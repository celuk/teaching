==> flow/design.v <==
`timescale 1ns / 1ps
module decoder #(parameter N = 30)(
    input clk,
    input rst,
    input basla,
    input mod,
    input [N-1:0] gelen_veri,
    output reg [N-1:0] cikan_veri,
    output reg bitti
    );
    reg [N-1:0] cikan_veri_sonraki;
    reg bitti_sonraki;
    reg verial_bitti;
    reg verial_bitti_sonraki;
    reg [2:0] sifrelenmis_veri [N/3-1:0];
    reg [2:0] sifrelenmis_veri_sonraki [N/3-1:0];
    reg verial_devam;
    reg verial_devam_sonraki;
    reg coz_devam;
    reg coz_devam_sonraki;
    reg [4:0] eleman_sayaci = N/3 - 1;  
    reg [4:0] eleman_sayaci_sonraki;
    reg [2:0] kaydirma_miktari;  
    reg [2:0] kaydirma_miktari_sonraki;
    integer i;
    always @* begin
        cikan_veri_sonraki = cikan_veri;
        bitti_sonraki = 0;
        verial_bitti_sonraki = 0;
        for(i=0; i<=(N/3-1); i=i+1) begin
            sifrelenmis_veri_sonraki[i] = sifrelenmis_veri[i];
        end
        verial_devam_sonraki = verial_devam;
        coz_devam_sonraki = coz_devam;
        eleman_sayaci_sonraki = eleman_sayaci;
        kaydirma_miktari_sonraki = 1;
        if(~verial_devam) begin
            if(basla) begin
                if(mod) begin
                    sifrelenmis_veri_sonraki[eleman_sayaci] = gelen_veri[2:0];
                    eleman_sayaci_sonraki = eleman_sayaci - 1;  
                    verial_devam_sonraki = 1;
                end
                else begin  
                    for(i=0; i<=(N/3-1); i=i+1) begin
                        sifrelenmis_veri_sonraki[i] = gelen_veri[(i*3)+:3];
                    end
                    verial_devam_sonraki = 0;
                    verial_bitti_sonraki = 1;
                    eleman_sayaci_sonraki = N/3 - 1;  
                end
            end
        end
        else if(verial_devam) begin
            eleman_sayaci_sonraki = eleman_sayaci - 1;
            sifrelenmis_veri_sonraki[eleman_sayaci] = gelen_veri[2:0];
            if(eleman_sayaci == 0) begin
                verial_devam_sonraki = 0;
                verial_bitti_sonraki = 1;
                eleman_sayaci_sonraki = N/3 - 1;  
            end
        end
        if(verial_bitti && ~coz_devam) begin
            kaydirma_miktari_sonraki = sifrelenmis_veri[eleman_sayaci];
            if(sifrelenmis_veri[eleman_sayaci] >= 1) begin
                cikan_veri_sonraki[(eleman_sayaci*3)+:3] = sifrelenmis_veri[eleman_sayaci] - 1;
            end
            else begin
                cikan_veri_sonraki[(eleman_sayaci*3)+:3] = 3'b111;
            end
            eleman_sayaci_sonraki = eleman_sayaci - 1;  
            coz_devam_sonraki = 1;
        end
        else if(coz_devam) begin
            eleman_sayaci_sonraki = eleman_sayaci - 1;
            kaydirma_miktari_sonraki = sifrelenmis_veri[eleman_sayaci];
            if(sifrelenmis_veri[eleman_sayaci][2:0] >= kaydirma_miktari) begin
                cikan_veri_sonraki[(eleman_sayaci*3)+:3] = sifrelenmis_veri[eleman_sayaci] - kaydirma_miktari;
            end
            else begin
                cikan_veri_sonraki[(eleman_sayaci*3)+:3] = sifrelenmis_veri[eleman_sayaci] + (3'b111 - kaydirma_miktari) + 1;
            end
            if(eleman_sayaci == 0) begin
                coz_devam_sonraki = 0;
                bitti_sonraki = 1;
                eleman_sayaci_sonraki = N/3 - 1;
            end
        end
    end
    always @(posedge clk) begin
        if(rst) begin
            cikan_veri <= 0;
            bitti <= 0;
            verial_bitti <= 0;
            for(i=0; i<=(N/3-1); i=i+1) begin
                sifrelenmis_veri[i] <= 0;
            end
            verial_devam <= 0;
            coz_devam <= 0;
            eleman_sayaci <= N/3 - 1;
            kaydirma_miktari <= 1;
        end
        else begin
            cikan_veri <= cikan_veri_sonraki;
            bitti <= bitti_sonraki;
            verial_bitti <= verial_bitti_sonraki;
            for(i=0; i<=(N/3-1); i=i+1) begin
                sifrelenmis_veri[i] <= sifrelenmis_veri_sonraki[i];
            end
            verial_devam <= verial_devam_sonraki;
            coz_devam <= coz_devam_sonraki;
            eleman_sayaci <= eleman_sayaci_sonraki;
            kaydirma_miktari <= kaydirma_miktari_sonraki;
        end
    end
endmodule
`timescale 1ns / 1ps
module verici #(parameter N = 30)(
    input clk,
    input rst,
    input basla,
    input mod,
    input [N-1:0] gelen_veri,
    output reg [N-1:0] cikan_veri,
    output reg bitti
    );
    reg [N-1:0] cikan_veri_sonraki;
    reg bitti_sonraki;
    reg verial_bitti;
    reg verial_bitti_sonraki;
    reg [N-1:0] veri_buffer;
    reg [N-1:0] veri_buffer_sonraki;
    reg verial_devam;
    reg verial_devam_sonraki;
    reg [4:0] eleman_sayaci = N/3 - 1;  
    reg [4:0] eleman_sayaci_sonraki;
    always @* begin
        cikan_veri_sonraki = cikan_veri;
        bitti_sonraki = 0;
        verial_bitti_sonraki = 0;
        veri_buffer_sonraki = veri_buffer;
        verial_devam_sonraki = verial_devam;
        eleman_sayaci_sonraki = eleman_sayaci;
        if(~verial_devam) begin
            if(basla) begin
                veri_buffer_sonraki = gelen_veri;
                if(mod) begin
                    cikan_veri_sonraki[2:0] = gelen_veri[(eleman_sayaci*3)+:3];
                    eleman_sayaci_sonraki = eleman_sayaci - 1;  
                    verial_devam_sonraki = 1;
                end
                else begin  
                    cikan_veri_sonraki = gelen_veri;
                    bitti_sonraki = 1;
                end
            end
        end
        else begin  
            eleman_sayaci_sonraki = eleman_sayaci - 1;
            cikan_veri_sonraki[2:0] = veri_buffer[(eleman_sayaci*3)+:3];
            if(eleman_sayaci == 0) begin
                verial_devam_sonraki = 0;
                bitti_sonraki = 1;
                eleman_sayaci_sonraki = N/3 - 1;
            end
        end
    end
    always @(posedge clk) begin
        if(rst) begin
            cikan_veri <= 0;
            bitti <= 0;
            verial_bitti <= 0;
            veri_buffer <= 0;
            verial_devam <= 0;
            eleman_sayaci <= N/3 - 1;
        end
        else begin
            cikan_veri <= cikan_veri_sonraki;
            bitti <= bitti_sonraki;
            verial_bitti <= verial_bitti_sonraki;
            veri_buffer <= veri_buffer_sonraki;
            verial_devam <= verial_devam_sonraki;
            eleman_sayaci <= eleman_sayaci_sonraki;
        end
    end
endmodule
`timescale 1ns / 1ps
module verici_decoder #(parameter N = 30)(
    input clk,
    input rst,
    input basla,
    input mod1,
    input mod2,
    input [N-1:0] gelen_veri,
    output [N-1:0] cikan_veri,
    output bitti
    );
    wire decoder_bitti;
    wire [N-1:0] decoder_cikan_veri;
    decoder #(.N(N)) decoder_dut(
        .clk(clk),
        .rst(rst),
        .basla(basla),
        .mod(mod1),
        .gelen_veri(gelen_veri),
        .cikan_veri(decoder_cikan_veri),
        .bitti(decoder_bitti)
    );
    reg mod2_buffer;
    verici #(.N(N)) verici_dut(
        .clk(clk),
        .rst(rst),
        .basla(decoder_bitti),
        .mod(mod2_buffer),
        .gelen_veri(decoder_cikan_veri),
        .cikan_veri(cikan_veri),
        .bitti(bitti)
    );
    always @(posedge clk) begin
        if(rst) begin
            mod2_buffer <= 0;
        end
        else begin
            if(basla) begin
                mod2_buffer <= mod2;
            end
        end
    end
endmodule
Reports on verici_decoder
Tool output for the design above, in the order of the flow. Lines are those of the file above, counted from 1. Library cell names are shortened. A cell with n/a has no value.

Top module: verici_decoder. Clock port: clk. Standard-cell library: sky130hd. Timing corner: tt_025C_1v80.

After elaboration
Yosys after proc, flatten, opt, wreduce and memory -nomap, before mapping. Print and check cells are not counted.

The entry for flip-flop bits (word level) reads 140. The figure for output and inout port bits is 31.

The figure for bitwise logic cells is 11. For magnitude comparators the number is 2. For add/sub/neg operators the number is 8. The entry for multiply operators reads 2. Shift-type cells: 7. Under reductions and logical operators stands 13. Muxes and demuxes: 89. The entry for equal/unequal tests reads 9.

Operators by type and width (number): two-way mux 3 bit (56); OR 30 bit (4); two-way mux 30 bit (4); variable shift 3 x 33 -> 30 bit (3); variable shift 3 x 33 -> 30 bit with constant A (2); variable part select 30 x 32 -> 3 bit (2); AND 30 bit (2); NOT 30 bit (2); two-way mux 5 bit (10); negator 32 -> 33 bit (1); case mux 3 bit (select 10 bit) (1); multiplier 5 x 2 -> 7 bit with constant B (2); two-way mux 1 bit (18); == test 4 x 3 -> 1 bit with constant B (4); subtractor 5 x 1 -> 5 bit with constant B (2); logical NOT 5 bit (2); nonzero test 2 bit (4); == test 4 x 2 -> 1 bit with constant B (2); == test 4 bit with constant B (2); AND reduction 2 bit (2); == test 4 x 1 -> 1 bit with constant B (1); logical NOT 4 bit (1); nonzero test 4 bit (1); NOT 1 bit (3); adder 3 x 1 -> 3 bit with constant B (1); subtractor 3 x 1 -> 3 bit with constant B (1); >= comparator 3 x 1 -> 1 bit with constant B (1); adder 3 bit (1).

Other operator kinds: 6; their cells: 6.

Logic depth
Longest topological path by Yosys (ltp), each cell counted once; first at word level (registers and memories cut), then after technology mapping (sequential cells cut; the memories' decode and read muxes count).

The entry for word-level depth reads 15. The entry for ABC_AREA reads 0. The figure for gate-level depth with buffers is 15. Under depth with buffers taken out stands 13.

Mapped cells and area
Yosys stat after the flow's synthesis: flattened, memories mapped to cells. It holds for the ABC_AREA given above (unset counts as 0); a run with the other value may have another netlist.

Cell types: dfxtp_1 (number 140, area in all 2.8E+03 um^2); nand2_1 (number 190, area in all 713.184 um^2); a21oi_1 (number 111, area in all 555.533 um^2); nor2_1 (number 74, area in all 277.766 um^2); mux4_2 (number 12, area in all 270.259 um^2); clkbuf_1 (number 51, area in all 191.434 um^2); mux2i_1 (number 17, area in all 170.163 um^2); nand3_1 (number 34, area in all 170.163 um^2); a311oi_1 (number 16, area in all 140.134 um^2); o21ai_0 (number 28, area in all 140.134 um^2); ha_1 (number 10, area in all 125.12 um^2); a22oi_1 (number 15, area in all 112.608 um^2); mux2_2 (number 6, area in all 67.565 um^2); nor3_1 (number 13, area in all 65.062 um^2); inv_1 (number 17, area in all 63.811 um^2); nand2b_1 (number 10, area in all 62.56 um^2); nor2b_1 (number 9, area in all 56.304 um^2); a31o_2 (number 6, area in all 52.55 um^2).

Other cell types: 39; their cells: 105.

For sequential part of the area the number is 2802.7 um^2. The figure for buffer cells is 65. Under flip-flops stands 140. Synthesis area: 6856.6 um^2. The figure for cells in the netlist is 864.

By module: a second synthesis without flattening, with its own total; a netlist apart from the flattened one above.

The entry for cells (unflattened synthesis) reads 860. For area total of the unflattened synthesis the number is 6926.6 um^2.

Rows give one instance, submodules left out.

By module: decoder (N=30) (seq. area 1441.4 um^2, times used 1, cells 497, area 3896.2 um^2); verici (N=30) (seq. area 1341.3 um^2, times used 1, cells 360, area 2996.6 um^2); verici_decoder (seq. area 20.0 um^2, times used 1, cells 3, area 33.8 um^2).

Timing after synthesis
Source: OpenSTA report_checks on the synthesized netlist (no wires, ideal clock, input and output delay 20% of the period each), path of least setup slack; recovery checks are left aside. Register names are those of the netlist, which keeps one name where synthesis merged equal registers.

Path kind: register to register. Start point: reg decoder_dut.eleman_sayaci[0]. End point: reg decoder_dut.cikan_veri[29]. The entry for setup slack reads 0.111 ns. The figure for required time is 3.523 ns. The entry for clock period reads 3.67 ns. Under buffers on the path stands 1. Delay of the path: 3.559 ns. The entry for launch time at the first pin reads 0.000 ns. Data arrival time: 3.412 ns. The entry for setup time reads 0.147 ns. For stages the number is 15. Synthesis period reached: 3.559 ns.

"delay of the path" = arrival - input delay + setup time. "stages" counts driving pins, that of a launching flip-flop among them; a cell with two outputs on the path counts twice. "synthesis period reached" is the clock period less the worst setup slack; recovery checks do not enter. This is arithmetic on one report: input and output delays are still those of the set period (20% each). The rows between start and end are the longest chain of elaborated cells between them; the timing report does not say that the signal goes this way. Where chains are equally long, one stands for them. A line is the first line of the expression or statement that the cell stems from. Yosys adds cells for indexed reads and writes and turns some case tables into memories.

Cells stage by stage: dfxtp_1 > clkbuf_1 > inv_1 > ha_1 > nor3_1 > a221oi_1 > a32oi_1 > inv_1 > ha_1 > fa_1 > xor2_1 > or3_1 > o31ai_1 > a31oi_1 > o32ai_1. Cells in the longest elaborated chain: 15. Under elaborated cells between the ends (all ways) stands 47.

Ends and longest elaborated chain, after synthesis: start: declaration (line 21) `reg [4:0] eleman_sayaci = N/3 - 1;`; start: assignment (line 100) `eleman_sayaci <= N/3 - 1;`; start: assignment (line 112) `eleman_sayaci <= eleman_sayaci_sonraki;`; == test 4 bit (line 77) `if(sifrelenmis_veri[eleman_sayaci][2:0] >= kaydirma_miktari) begin`; case mux 3 bit (select 10 bit) (line 77); two-way mux 3 bit (line 74) `else if(coz_devam) begin`; two-way mux 3 bit (line 63) `if(verial_bitti && ~coz_devam) begin`; >= comparator 3 bit (line 77); two-way mux 3 bit (line 77); two-way mux 3 bit (line 74); two-way mux 3 bit (line 63); adder 3 bit (line 81) `cikan_veri_sonraki[(eleman_sayaci*3)+:3] = sifrelenmis_veri[eleman_sayaci] + (3'b111 - kaydirma_miktari) + 1;`; adder 3 x 1 -> 3 bit (line 81); variable shift 3 x 33 -> 30 bit (line 81); OR 30 bit (line 81); two-way mux 30 bit (line 77); two-way mux 30 bit (line 74); two-way mux 30 bit (line 63); end: assignment (line 92) `cikan_veri <= 0;`; end: assignment (line 104) `cikan_veri <= cikan_veri_sonraki;`; end: declaration (line 8) `output reg [N-1:0] cikan_veri,`.

Worst path after layout
From the final timing report of flow run A: the path of least setup slack in the routed layout; clock arrival at registers is part of the times.

Path kind: register to register. Start point: reg decoder_dut.eleman_sayaci[0]. End point: reg decoder_dut.cikan_veri[11]. The entry for launch time at the first pin reads 0.52 ns. The entry for setup slack reads 0.86 ns. The entry for setup time reads 0.15 ns. Data arrival time: 5.05 ns. The entry for clock period reads 5.55 ns. Under buffers on the path stands 0. The figure for required time is 5.91 ns. For stages the number is 13.

The rows between start and end are the longest chain of elaborated cells between them; the timing report does not say that the signal goes this way. Where chains are equally long, one stands for them.

Cells stage by stage: dfxtp_1 > ha_1 > nor4bb_1 > a221oi_1 > a32oi_1 > inv_1 > ha_1 > fa_1 > xor2_1 > or3_1 > o31ai_1 > a31oi_1 > o21ai_0. Cells in the longest elaborated chain: 15. Under elaborated cells between the ends (all ways) stands 47.

Ends and longest elaborated chain, post-layout: start: declaration (line 21) `reg [4:0] eleman_sayaci = N/3 - 1;`; start: assignment (line 100) `eleman_sayaci <= N/3 - 1;`; start: assignment (line 112) `eleman_sayaci <= eleman_sayaci_sonraki;`; == test 4 bit (line 77) `if(sifrelenmis_veri[eleman_sayaci][2:0] >= kaydirma_miktari) begin`; case mux 3 bit (select 10 bit) (line 77); two-way mux 3 bit (line 74) `else if(coz_devam) begin`; two-way mux 3 bit (line 63) `if(verial_bitti && ~coz_devam) begin`; >= comparator 3 bit (line 77); two-way mux 3 bit (line 77); two-way mux 3 bit (line 74); two-way mux 3 bit (line 63); adder 3 bit (line 81) `cikan_veri_sonraki[(eleman_sayaci*3)+:3] = sifrelenmis_veri[eleman_sayaci] + (3'b111 - kaydirma_miktari) + 1;`; adder 3 x 1 -> 3 bit (line 81); variable shift 3 x 33 -> 30 bit (line 81); OR 30 bit (line 81); two-way mux 30 bit (line 77); two-way mux 30 bit (line 74); two-way mux 30 bit (line 63); end: assignment (line 92) `cikan_veri <= 0;`; end: assignment (line 104) `cikan_veri <= cikan_veri_sonraki;`; end: declaration (line 8) `output reg [N-1:0] cikan_veri,`.

Lab notebook: verici_decoder

Stored flow runs of verici_decoder (2 of them; Yosys, OpenROAD, sky130hd). They differ in their settings and are not a sequence. Constraints: input delay and output delay 20% of the set period each, output load 0.01 pF. "achieved period": clock period set for the run, less the worst setup slack. It is reckoned from that one timing run; input and output delays stay at 20% of the period that was set. "time used up by the worst setup path" is the time allowed to the run's worst setup path (the clock period less input and output delay, where it has them) less its slack. Clock arrival times count: a late capture clock shortens it, a late launch clock lengthens it. "overall power": no workload was simulated; the value follows from the tool's default switching activity.

Files of flow run A:
==> flow/run.sh <==
#!/bin/bash
# the make line also repeats the synthesis and layout settings of config.mk as NAME=value (left out here)
make -C /OpenROAD-flow-scripts/flow DESIGN_CONFIG=/design/flow/config.mk WORK_HOME=/design/flow/orfs CLKGATE_MAP_FILE= finish
==> flow/config.mk <==
export PLATFORM = sky130hd
export DESIGN_NAME = verici_decoder
export DESIGN_NICKNAME = verici_decoder
export VERILOG_FILES = /design/flow/design.v
export SDC_FILE = /design/flow/constraint.sdc
export NUM_CORES = 4
export LEC_CHECK = 0
export CAP_MARGIN = 20
export CORE_MARGIN = 2
export CORE_UTILIZATION = 65
export CTS_CLUSTER_DIAMETER = 86
export GPL_TIMING_DRIVEN = 1
export HOLD_SLACK_MARGIN = 0.29
export PLACE_DENSITY_LB_ADDON = 0.21
export SETUP_SLACK_MARGIN = 0.09
export SLEW_MARGIN = 10
==> flow/constraint.sdc <==
create_clock -name core_clock -period 5.55 [get_ports {clk}]
set_input_delay 1.1100 -clock core_clock [delete_from_list [all_inputs] [get_ports {clk}]]
set_output_delay 1.1100 -clock core_clock [all_outputs]
set_load 0.01 [all_outputs]

Results of flow run A. The measured overall power is 2.591 mW. The sum of negative setup slack is 0.000 ns. The standard-cell area of the final layout reads 8028.9 um^2. For the time used up by the worst setup path the run shows 4.69 ns. Type of the worst setup path: register to register. The measured post-route utilization is 0.781. The achieved period is 4.688 ns. The setup slack of the critical path stands at 0.862 ns. The die area is 11386.0 um^2. The netlist area reported by Yosys is 6856.6 um^2. The measured worst-case hold slack is 0.455 ns.

Files of flow run B:
==> flow/run.sh <==
#!/bin/bash
# the make line also repeats the synthesis and layout settings of config.mk as NAME=value (left out here)
make -C /OpenROAD-flow-scripts/flow DESIGN_CONFIG=/design/flow/config.mk WORK_HOME=/design/flow/orfs CLKGATE_MAP_FILE= finish
==> flow/config.mk <==
export PLATFORM = sky130hd
export DESIGN_NAME = verici_decoder
export DESIGN_NICKNAME = verici_decoder
export VERILOG_FILES = /design/flow/design.v
export SDC_FILE = /design/flow/constraint.sdc
export NUM_CORES = 4
export LEC_CHECK = 0
export CAP_MARGIN = 25
export CELL_PAD_IN_SITES_GLOBAL_PLACEMENT = 0
export CORE_ASPECT_RATIO = 1.11
export CORE_MARGIN = 8
export CORE_UTILIZATION = 59
export CTS_CLUSTER_DIAMETER = 323
export GPL_ROUTABILITY_DRIVEN = 1
export HOLD_SLACK_MARGIN = 0.14
export MIN_ROUTING_LAYER = met1
export PLACE_DENSITY_LB_ADDON = 0.21
export SETUP_SLACK_MARGIN = -0.25
export SLEW_MARGIN = 20
export TNS_END_PERCENT = 95
==> flow/constraint.sdc <==
create_clock -name core_clock -period 4.67 [get_ports {clk}]
set_input_delay 0.9340 -clock core_clock [delete_from_list [all_inputs] [get_ports {clk}]]
set_output_delay 0.9340 -clock core_clock [all_outputs]
set_load 0.01 [all_outputs]

Results of flow run B. The netlist area reported by Yosys is 6856.6 um^2. The setup slack of the critical path stands at 0.480 ns. The measured post-route utilization is 0.715. The achieved period is 4.190 ns. The die area is 15331.3 um^2. For the time used up by the worst setup path the run shows 4.19 ns. Type of the worst setup path: register to register. The standard-cell area of the final layout reads 8111.5 um^2. The measured worst-case hold slack is 0.455 ns. The measured overall power is 3.119 mW. The sum of negative setup slack is 0.000 ns.
