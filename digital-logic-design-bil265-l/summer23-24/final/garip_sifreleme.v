==> flow/design.v <==
`timescale 1ns / 1ps
module garip_sifreleme #(parameter BIT = 4)(
    input saat,
    input reset,
    input basla,
    input mod,
    input [BIT-1:0] veri,
    input [2:0] secim,
    output bit_cikisi,
    output gecerli
    );
    reg [5:0] sayac;
    reg [5:0] sayac_sonraki;
    wire s1_bit_cikisi;
    wire s1_gecerli;
    reg s2_basla;
    reg s2_basla_sonraki;
    reg [BIT-1:0] s2_veri;
    reg [BIT-1:0] s2_veri_sonraki;
    wire [2:0] s2_secim = s2_veri[2:0];
    sifreleme #(.BIT(BIT)) sifreleme1(
        .saat(saat),
        .reset(reset),
        .basla(basla),
        .mod(mod),
        .veri(veri),
        .secim(secim),
        .bit_cikisi(s1_bit_cikisi),
        .gecerli(s1_gecerli)
    );
    sifreleme #(.BIT(BIT)) sifreleme2(
        .saat(saat),
        .reset(reset),
        .basla(s2_basla),
        .mod(~mod),
        .veri(s2_veri),
        .secim(s2_secim),
        .bit_cikisi(bit_cikisi),
        .gecerli(gecerli)
    );
    always @* begin
        sayac_sonraki = sayac;
        s2_veri_sonraki = s2_veri;
        s2_basla_sonraki = 0;
        if(s1_gecerli) begin
            s2_veri_sonraki[sayac] = s1_bit_cikisi;
            sayac_sonraki = sayac + 1;
            if(sayac == BIT-1) begin
                sayac_sonraki = 0;
                s2_basla_sonraki = 1;
            end
        end
    end
    always@(posedge saat) begin
        if(reset) begin
            sayac <= 0;
            s2_basla <= 0;
            s2_veri <= 0;
        end
        else begin
            sayac <= sayac_sonraki;
            s2_basla <= s2_basla_sonraki;
            s2_veri <= s2_veri_sonraki;
        end
    end
endmodule
`timescale 1ns / 1ps
module sifreleme #(parameter BIT = 4)(
    input saat,
    input reset,
    input basla,
    input mod,
    input [BIT-1:0] veri,
    input [2:0] secim,
    output reg bit_cikisi,
    output reg gecerli
    );
    reg [63:0] sifreler [0:7];
    reg bit_cikisi_sonraki;
    reg gecerli_sonraki;
    reg [5:0] sayac;
    reg [5:0] sayac_sonraki;
    reg [BIT-1:0] sifrelenmis_veri;
    reg [BIT-1:0] sifrelenmis_veri_sonraki;
    reg isleme_devam;
    reg isleme_devam_sonraki;
    initial begin
        sifreler[0] = 64'hBABA_1453_DEDE_1071;
        sifreler[1] = 64'hACAB_0909_BACA_0707;
        sifreler[2] = 64'hADAB_0606_DADA_0505;
        sifreler[3] = 64'hAAAA_0000_FFFF_5555;
        sifreler[4] = 64'hCAAA_0101_CAAA_0101;
        sifreler[5] = 64'hAACA_0606_AACA_0606;
        sifreler[6] = 64'hCAAA_1717_CAAA_1717;
        sifreler[7] = 64'hAAAA_0000_FFFF_5555;
    end
    always @* begin
        bit_cikisi_sonraki = 0;
        gecerli_sonraki = 0;
        sayac_sonraki = sayac;
        sifrelenmis_veri_sonraki = sifrelenmis_veri;
        isleme_devam_sonraki = isleme_devam;
        if(~isleme_devam) begin
            if(basla) begin
                if(mod) begin
                    sifrelenmis_veri_sonraki = veri ^ sifreler[secim][BIT-1:0];
                    sifrelenmis_veri_sonraki = {sifrelenmis_veri_sonraki[BIT-3:0], sifrelenmis_veri_sonraki[BIT-1:BIT-2]};
                end
                else begin
                    sifrelenmis_veri_sonraki = veri ~^ sifreler[secim][BIT-1:0];
                    sifrelenmis_veri_sonraki = {sifrelenmis_veri_sonraki[1:0], sifrelenmis_veri_sonraki[BIT-1:2]};
                end
                sayac_sonraki = 0;
                isleme_devam_sonraki = 1;
            end
        end
        else begin  
            bit_cikisi_sonraki = sifrelenmis_veri[sayac];
            gecerli_sonraki = 1;
            sayac_sonraki = sayac + 1;
            if(sayac == BIT-1) begin
                isleme_devam_sonraki = 0;
            end
        end
    end
    always@(posedge saat) begin
        if(reset) begin
            bit_cikisi <= 0;
            gecerli <= 0;
            sayac <= 0;
            sifrelenmis_veri <= 0;
            isleme_devam <= 0;
        end
        else begin
            bit_cikisi <= bit_cikisi_sonraki;
            gecerli <= gecerli_sonraki;
            sayac <= sayac_sonraki;
            sifrelenmis_veri <= sifrelenmis_veri_sonraki;
            isleme_devam <= isleme_devam_sonraki;
        end
    end
endmodule
-- Tool chain data of garip_sifreleme
The steps from the RTL of garip_sifreleme to its reports follow in flow order.
Lines are those of the file above, counted from 1.
Cell names lack the library's common part.
Not given: n/a
- top module: garip_sifreleme
- clock input: saat
- cell library: sky130hd
- corner: tt_025C_1v80

-- Word-level counts
Counts by Yosys on the flattened word-level netlist (proc, flatten, opt, wreduce; memories kept). Print and check cells are left out. Cells with the same type and inputs are merged into one.
Memory sizes are those after Yosys's memory passes, which may raise the word count (mostly to a power of two), join words into wider ones and drop unused or constant bits.
- output and inout port bits: 2
- input port bits at 11
- word-level cells: 61
- memory cells at 2
- register bits after elaboration at 37
- noted word width x clocked read ports: 42
- noted ROM bits: 672
- noted mux-type cells: 18
- $add $sub $neg at 4
- shift-type cells at 4
- equal/unequal tests at 3
- noted bitwise operators: 10
- noted reduce/logical cells: 7
- memory list (name ; words ; width ; rd ports ; wr ports ; RTL line ; text):
    sifreleme1.sifreler ; 8 ; 42 ; 1 ; 0 ; 78 ; reg [63:0] sifreler [0:7];
    sifreleme2.sifreler ; 8 ; 42 ; 1 ; 0 ; 78 ;
- operators by type and width (kind ; number):
    two-way mux 6 bit ; 5
    adder 6 x 1 -> 6 bit with constant B ; 3
    equality test 6 x 2 -> 1 bit with constant B ; 3
    indexed select 4 x 6 -> 1 bit ; 2
    two-way mux 1 bit ; 9
    bitwise XNOR 4 bit ; 2
    XOR 4 bit ; 2
    two-way mux 4 bit ; 2
    variable shift 1 x 7 -> 4 bit ; 1
    variable shift 1 x 7 -> 4 bit with constant A ; 1
    negator 6 -> 7 bit ; 1
    OR reduction 2 bit ; 3
    two-way mux 3 bit ; 2
    AND reduction 2 bit ; 2
    nonzero test 2 bit ; 2
    AND 4 bit ; 1
    bitwise OR 4 bit ; 1
    NOT 4 bit ; 1
    NOT 1 bit ; 3

-- Depth
Depth = most cells in a row (Yosys ltp): at word level without a register or memory, in the mapped netlist without a sequential cell, where the memories' decode and read muxes count.
- word-level depth at 7
- ABC_AREA at 0
- gate-level depth with buffers: 12
- depth with buffers taken out at 11

-- Netlist
Source: synth_stat.txt of the flow (Yosys; design flattened, memories mapped). It holds for the ABC_AREA given above (unset counts as 0); a run with the other value may have another netlist.
Totals and module areas in this step are rounded.
- cells by type (cell ; number ; area in all (um^2)):
    dfxtp_1 ; 40 ; 800.768
    nor2_1 ; 35 ; 131.376
    a21oi_1 ; 24 ; 120.115
    xnor2_1 ; 13 ; 113.859
    ha_1 ; 7 ; 87.584
    mux2i_1 ; 8 ; 80.077
    xor2_1 ; 8 ; 70.067
    mux4_2 ; 2 ; 45.043
    inv_1 ; 9 ; 33.782
    nand4_1 ; 5 ; 31.28
    clkbuf_1 ; 8 ; 30.029
    nand3b_1 ; 4 ; 30.029
    nand2b_1 ; 4 ; 25.024
    nand3_1 ; 5 ; 25.024
    nor2b_1 ; 4 ; 25.024
    nand2_1 ; 6 ; 22.522
    nor3b_1 ; 3 ; 22.522
    o211ai_1 ; 3 ; 22.522
Not listed: further types 24, cells in them 35.
- flip-flop cells at 40
- sequential area: 801 um^2
- cell area after synthesis: 1990 um^2
- noted buffers: 12
- cells in the netlist at 223
By module: a second synthesis without flattening, with its own total; a netlist apart from the flattened one above.
- cells (unflattened synthesis) at 209
- noted area total of the unflattened synthesis: 1920 um^2
Rows give one instance, submodules left out.
- by module (module ; area (um^2) ; sequential area (um^2) ; cells ; times used):
    sifreleme (BIT=4) ; 664 ; 260 ; 71 ; 2
    garip_sifreleme ; 589 ; 220 ; 67 ; 1

-- Timing after synthesis
Path of least setup slack by OpenSTA after synthesis, without wires, with an ideal clock, recovery checks aside; 20% of the period is set as input and as output delay. Where synthesis merged equal registers, the netlist keeps one of their names.
- kind: flip-flop to flip-flop
- start point: reg sayac[0]
- end point: reg (name not given)
- delay of the path: 2245 ps
- stages: 11
- path slack at -6 ps
- noted required time: 2116 ps
- arrival time at 2121 ps
- noted clock period: 2240 ps
- synthesis period reached at 2246 ps
"delay of the path" is the arrival time less input delay plus setup time.
"stages": output pins that drive a net of the path, with the launching flip-flop's if there is one; two outputs of one cell count as two.
"synthesis period reached" is the clock period less the worst setup slack; recovery checks do not enter. This is arithmetic on one report: input and output delays are still those of the set period (20% each).
- path through: dfxtp_1 buf_6 inv_1 ha_1 or2_1 a2111oi_2 nand3_1 mux2i_1 or2_1 ha_1 mux2i_1
- ends and longest elaborated chain, after synthesis (element ; RTL line ; text):
    start, declared ; 12 ; reg [5:0] sayac;
    start, assigned ; 56 ; sayac <= 0;
    start, assigned ; 61 ; sayac <= sayac_sonraki;
No chain of elaborated cells between the ends is given.

-- Worst path after layout
Path of least setup slack in the final report of stored run 2 (OpenROAD, finished layout, wires in). Where an end is a register, its clock arrival counts in the times.
The path's times are printed in steps of 10 ps; the period is the one set.
- kind: flip-flop to flip-flop
- start point: reg sayac[0]
- end point: reg (name not given)
- noted required time: 1810 ps
- arrival time at 2290 ps
- path slack at -480 ps
- noted clock period: 1580 ps
- stages: 10
- path through: dfxtp_2 inv_4 ha_4 or2_4 a2111oi_4 nand3_2 mux2i_1 or2_1 ha_1 mux2i_1
- ends and longest elaborated chain, post-layout (element ; RTL line ; text):
    start, declared ; 12 ; reg [5:0] sayac;
    start, assigned ; 56 ; sayac <= 0;
    start, assigned ; 61 ; sayac <= sayac_sonraki;
No chain of elaborated cells between the ends is given.

Subject: garip_sifreleme on sky130hd, stored results

Hello all,

Below are 2 stored runs of the flow (Yosys, OpenROAD; platform sky130hd) on garip_sifreleme, each with its settings and what was measured, unordered. Constraints: input delay and output delay 20% of the set period each, output load 0.01 pF.
"period achieved" means the clock period less the worst setup slack. The figure is calculated, with input and output delays left at 20% of the set period.
By "power" is meant OpenSTA's value without simulated activity: inputs other than the clock are taken to toggle once in ten clock periods, and the tool carries that through the logic.
Measured values are rounded.

Stored run 1
Settings were period_ns = 1.3; CORE_UTILIZATION = 70; PLACE_DENSITY_LB_ADDON = 0.23; CORE_ASPECT_RATIO = 0.57; CELL_PAD_IN_SITES_GLOBAL_PLACEMENT = 2; TNS_END_PERCENT = 100; GPL_ROUTABILITY_DRIVEN = 1; SLEW_MARGIN = 40; MIN_ROUTING_LAYER = met1; CAP_MARGIN = 20; CORE_MARGIN = 2
- not finished: placement ended with error FLW-0024

Stored run 2
Settings were period_ns = 1.58; CAP_MARGIN = 20; CORE_MARGIN = 2; CORE_UTILIZATION = 40; SLEW_MARGIN = 20
- period achieved at 2061 ps
- worst hold slack in the final report at 494 ps
- power at 2.06 mW
- noted the utilization: 56.1 %
- final setup TNS at -2300 ps
- setup slack of the worst path at -481 ps
- Yosys chip area after synthesis at 1990 um^2
- die area: 5560 um^2

Thanks
